==> flow/design.v <==
module reg_file(
	input clk,
	input resetn,
	input [4:0] waddr,
	input [4:0] raddr1,
	input [4:0] raddr2,
	input [3:0] wen,
	input [31:0] wdata,
	output [31:0] rdata1,
	output [31:0] rdata2
);
    reg [31:0] r [31:0];   
    integer i;
    always @ (posedge clk) begin
        if(~resetn) begin
            for(i=0; i<=31; i=i+1) r[i] <= 0;  
        end
        if(waddr!=0) begin
           if(wen[3]) r[waddr][31:24] <= wdata[31:24];
           if(wen[2]) r[waddr][23:16] <= wdata[23:16];
           if(wen[1]) r[waddr][15: 8] <= wdata[15: 8];
           if(wen[0]) r[waddr][ 7: 0] <= wdata[ 7: 0];
        end else if(waddr == 0) r[0] <= 0;  
    end
    assign rdata1 = r[raddr1];   
    assign rdata2 = r[raddr2];
endmodule
[Reports on reg_file]
The steps from the RTL of reg_file to its reports follow in flow order.
Line numbers count from 1 in the design file above.
Operators carry their Yosys type and port widths (W data, S select, Z words).
Cell names lack the library's common part.
The mark -- stands for no value.
Inputs
  top module: reg_file
  clock: clk
  library: sky130hd
  timing corner: tt_025C_1v80

[Word level]
Source: Yosys, flattened and elaborated, memories not mapped. Widths are those after wreduce; folded enables and synchronous resets count as part of the registers. Registers that Yosys merges into a memory's read port (data or address) are not register bits. Print and check cells do not count. Equal cells are merged and count once.
Yosys's memory passes give these memory sizes; they may raise the number of words (mostly to a power of two), join words into wider ones and drop unused or constant bits.
Storage and ports
  input port bits: 53
  flip-flop bits (word level): 0
  elaborated cells: 22
  memories kept: 1
  output and inout port bits: 64
  memory bits (writable): 1024
Cells by class
  multiplexer cells: 19
  reduce/logical cells: 2
Memory list
  r: words 32, bits a word 32, RTL line 12  | reg [31:0] r [31:0];
Operator list (count)
  $mux W32: 8
  $mux W1: 11
  $logic_not A5 Y1: 1
  $reduce_bool A5 Y1: 1

[Logic depth]
Yosys ltp: most cells in a row. Word level: on the elaborated netlist, between registers, memories and ports. Mapped: between sequential cells and ports; inverters and the memories' decode and read muxes count.
Logic depth
  depth in word-level cells: 3
  ABC_AREA: 0
  mapped depth: 9
  gate-level depth less buffers: 5

[After synthesis]
Yosys stat after the flow's synthesis: flattened, memories mapped to cells. It holds for the ABC_AREA given above (unset counts as 0); a run with the other value may have another netlist.
The area totals of this step are shown rounded.
Synthesis totals
  mapped flip-flops: 1024
  mapped cells: 4848
  buffers: 460
  synthesis area: 57000 µm²
Cells by type (count)
  edfxtp_1: 1024
  mux2i_1: 1024
  and2_1: 643
  and3_1: 354
  a22oi_1: 192
  nand2_1: 313
  a22o_1: 128
  clkbuf_1: 296
  a21oi_1: 192
  nand3_1: 192
  buf_2: 103
  a31oi_1: 64
  o21ai_0: 80
  buf_6: 30
  nor3_1: 66
  nor2_1: 87
  buf_1: 27
  nor2b_1: 12
Other cell types: 8; their cells: 21.

[Path before layout]
Path of least setup slack by OpenSTA after synthesis, without wires, with an ideal clock, recovery checks aside; 20% of the period is set as input and as output delay. Where synthesis merged equal registers, the netlist keeps one of their names.
Timing after synthesis
  path type: input port to output port
  from: in raddr1[1]
  to: out rdata1[25]
  path slack: 0.452 ns
  required time: 2.480 ns
  driving pins on the path: 8
  output delay: 0.620 ns
  path delay: 1.408 ns
  period: 3.1 ns
  launch time at the first pin: 0.620 ns
  arrival: 2.028 ns
  synthesis period reached: 2.648 ns
"path delay" is the arrival time less input delay plus setup time.
At an output port there is no setup time.
"driving pins on the path" counts driving pins, that of a launching flip-flop among them; a cell with two outputs on the path counts twice.
"synthesis period reached" = period - worst setup slack (recovery checks aside). The figure is calculated, with input and output delays left at 20% of the set period.
The rows between start and end are the longest chain of elaborated cells between them; the timing report does not say that the signal goes this way. Where chains are equally long, one stands for them.
A line is the first line of the expression or statement that the cell stems from. Yosys adds cells for indexed reads and writes and turns some case tables into memories.
A memory read counts as a cell of the chain, while the word-level depth stops at memories.
Between the ends, after synthesis
  cells stage by stage: buf_2 > buf_2 > buf_2 > buf_2 > mux2i_1 > a22oi_1 > a31oi_1 > nand3_1
  cells in the longest elaborated chain: 1
  elaborated cells on any way between the ends: 1
  RTL lines with such cells: 1
  classes of those cells: memory: 1
Ends and longest elaborated chain, after synthesis
  start: declaration: RTL line 5  | input [4:0] raddr1,
  $mem_v2 Z32 W32: RTL line 12  | reg [31:0] r [31:0];
  end: declaration: RTL line 9  | output [31:0] rdata1,

[Worst path after layout]
From the final timing report of run 1: the path of least setup slack in the routed layout; clock arrival at registers is part of the times.
Timing after layout
  path type: flip-flop to output port
  from: mem r[4][8]
  to: out rdata2[8]
  launch time at the first pin: 0.72 ns
  driving pins on the path: 7
  output delay: 0.51 ns
  arrival: 2.24 ns
  required time: 2.06 ns
  period: 2.57 ns
  path slack: -0.18 ns
The rows between start and end are the longest chain of elaborated cells between them; the timing report does not say that the signal goes this way. Where chains are equally long, one stands for them.
A memory read counts as a cell of the chain, while the word-level depth stops at memories.
Between the ends, after layout
  cells stage by stage: edfxtp_1 > mux2i_2 > a22o_1 > nor3_1 > a31oi_2 > nand3_2 > buf_6
  cells in the longest elaborated chain: 1
  elaborated cells on any way between the ends: 1
  RTL lines with such cells: 1
  classes of those cells: memory: 1
Ends and longest elaborated chain, after layout
  start: declaration: RTL line 12  | reg [31:0] r [31:0];
  $mem_v2 Z32 W32: RTL line 12
  end: declaration: RTL line 10  | output [31:0] rdata2

Subject: flow runs of reg_file

Hi,

Settings and measured results of 2 stored flow runs for module reg_file (sky130hd), not sorted in any way. The constraints put input and output delay at 20% of the set period each and load the outputs with 0.01 pF.
By "achieved period" is meant the clock period of the run minus its worst setup slack. This is arithmetic on one report: input and output delays are still those of the set period (20% each).
By "worst path time" is meant the share of the clock period that the worst setup path is allowed (20% is reserved at inputs, 20% at outputs), minus its slack. Clock arrival times at its registers enter into it.
"total power after layout" is the tool's figure for a default switching activity; nothing was simulated.
The results are shown rounded.

==> run 1: settings <==
{ "period_ns": 2.57, "CORE_UTILIZATION": 46, "CAP_MARGIN": 20, "CORE_MARGIN": 2, "SLEW_MARGIN": 20 }
==> run 1: results <==
worst path time: 2.24 ns
kind of the worst setup path: flip-flop to output port
total negative slack on setup checks: -4.5 ns
achieved period: 2.750 ns
worst hold slack after layout: 0.50 ns
standard-cell area after routing: 73,000 µm²
cell area after synthesis: 57,000 µm²
worst setup slack after layout: -0.18 ns
area inside the die boundary: 130,000 µm²
total power after layout: 0.044 W

==> run 2: settings <==
{ "period_ns": 4.0, "CORE_UTILIZATION": 28, "SETUP_SLACK_MARGIN": -0.04, "CORE_MARGIN": 7, "CELL_PAD_IN_SITES_GLOBAL_PLACEMENT": 3, "TNS_END_PERCENT": 95, "GPL_TIMING_DRIVEN": 1, "CAP_MARGIN": 20, "SLEW_MARGIN": 20 }
==> run 2: results <==
worst path time: 2.44 ns
kind of the worst setup path: input port to output port
total negative slack on setup checks: -0.070 ns
achieved period: 4.043 ns
worst hold slack after layout: 0.71 ns
standard-cell area after routing: 69,000 µm²
cell area after synthesis: 57,000 µm²
worst setup slack after layout: -0.043 ns
area inside the die boundary: 220,000 µm²
total power after layout: 0.028 W

Regards
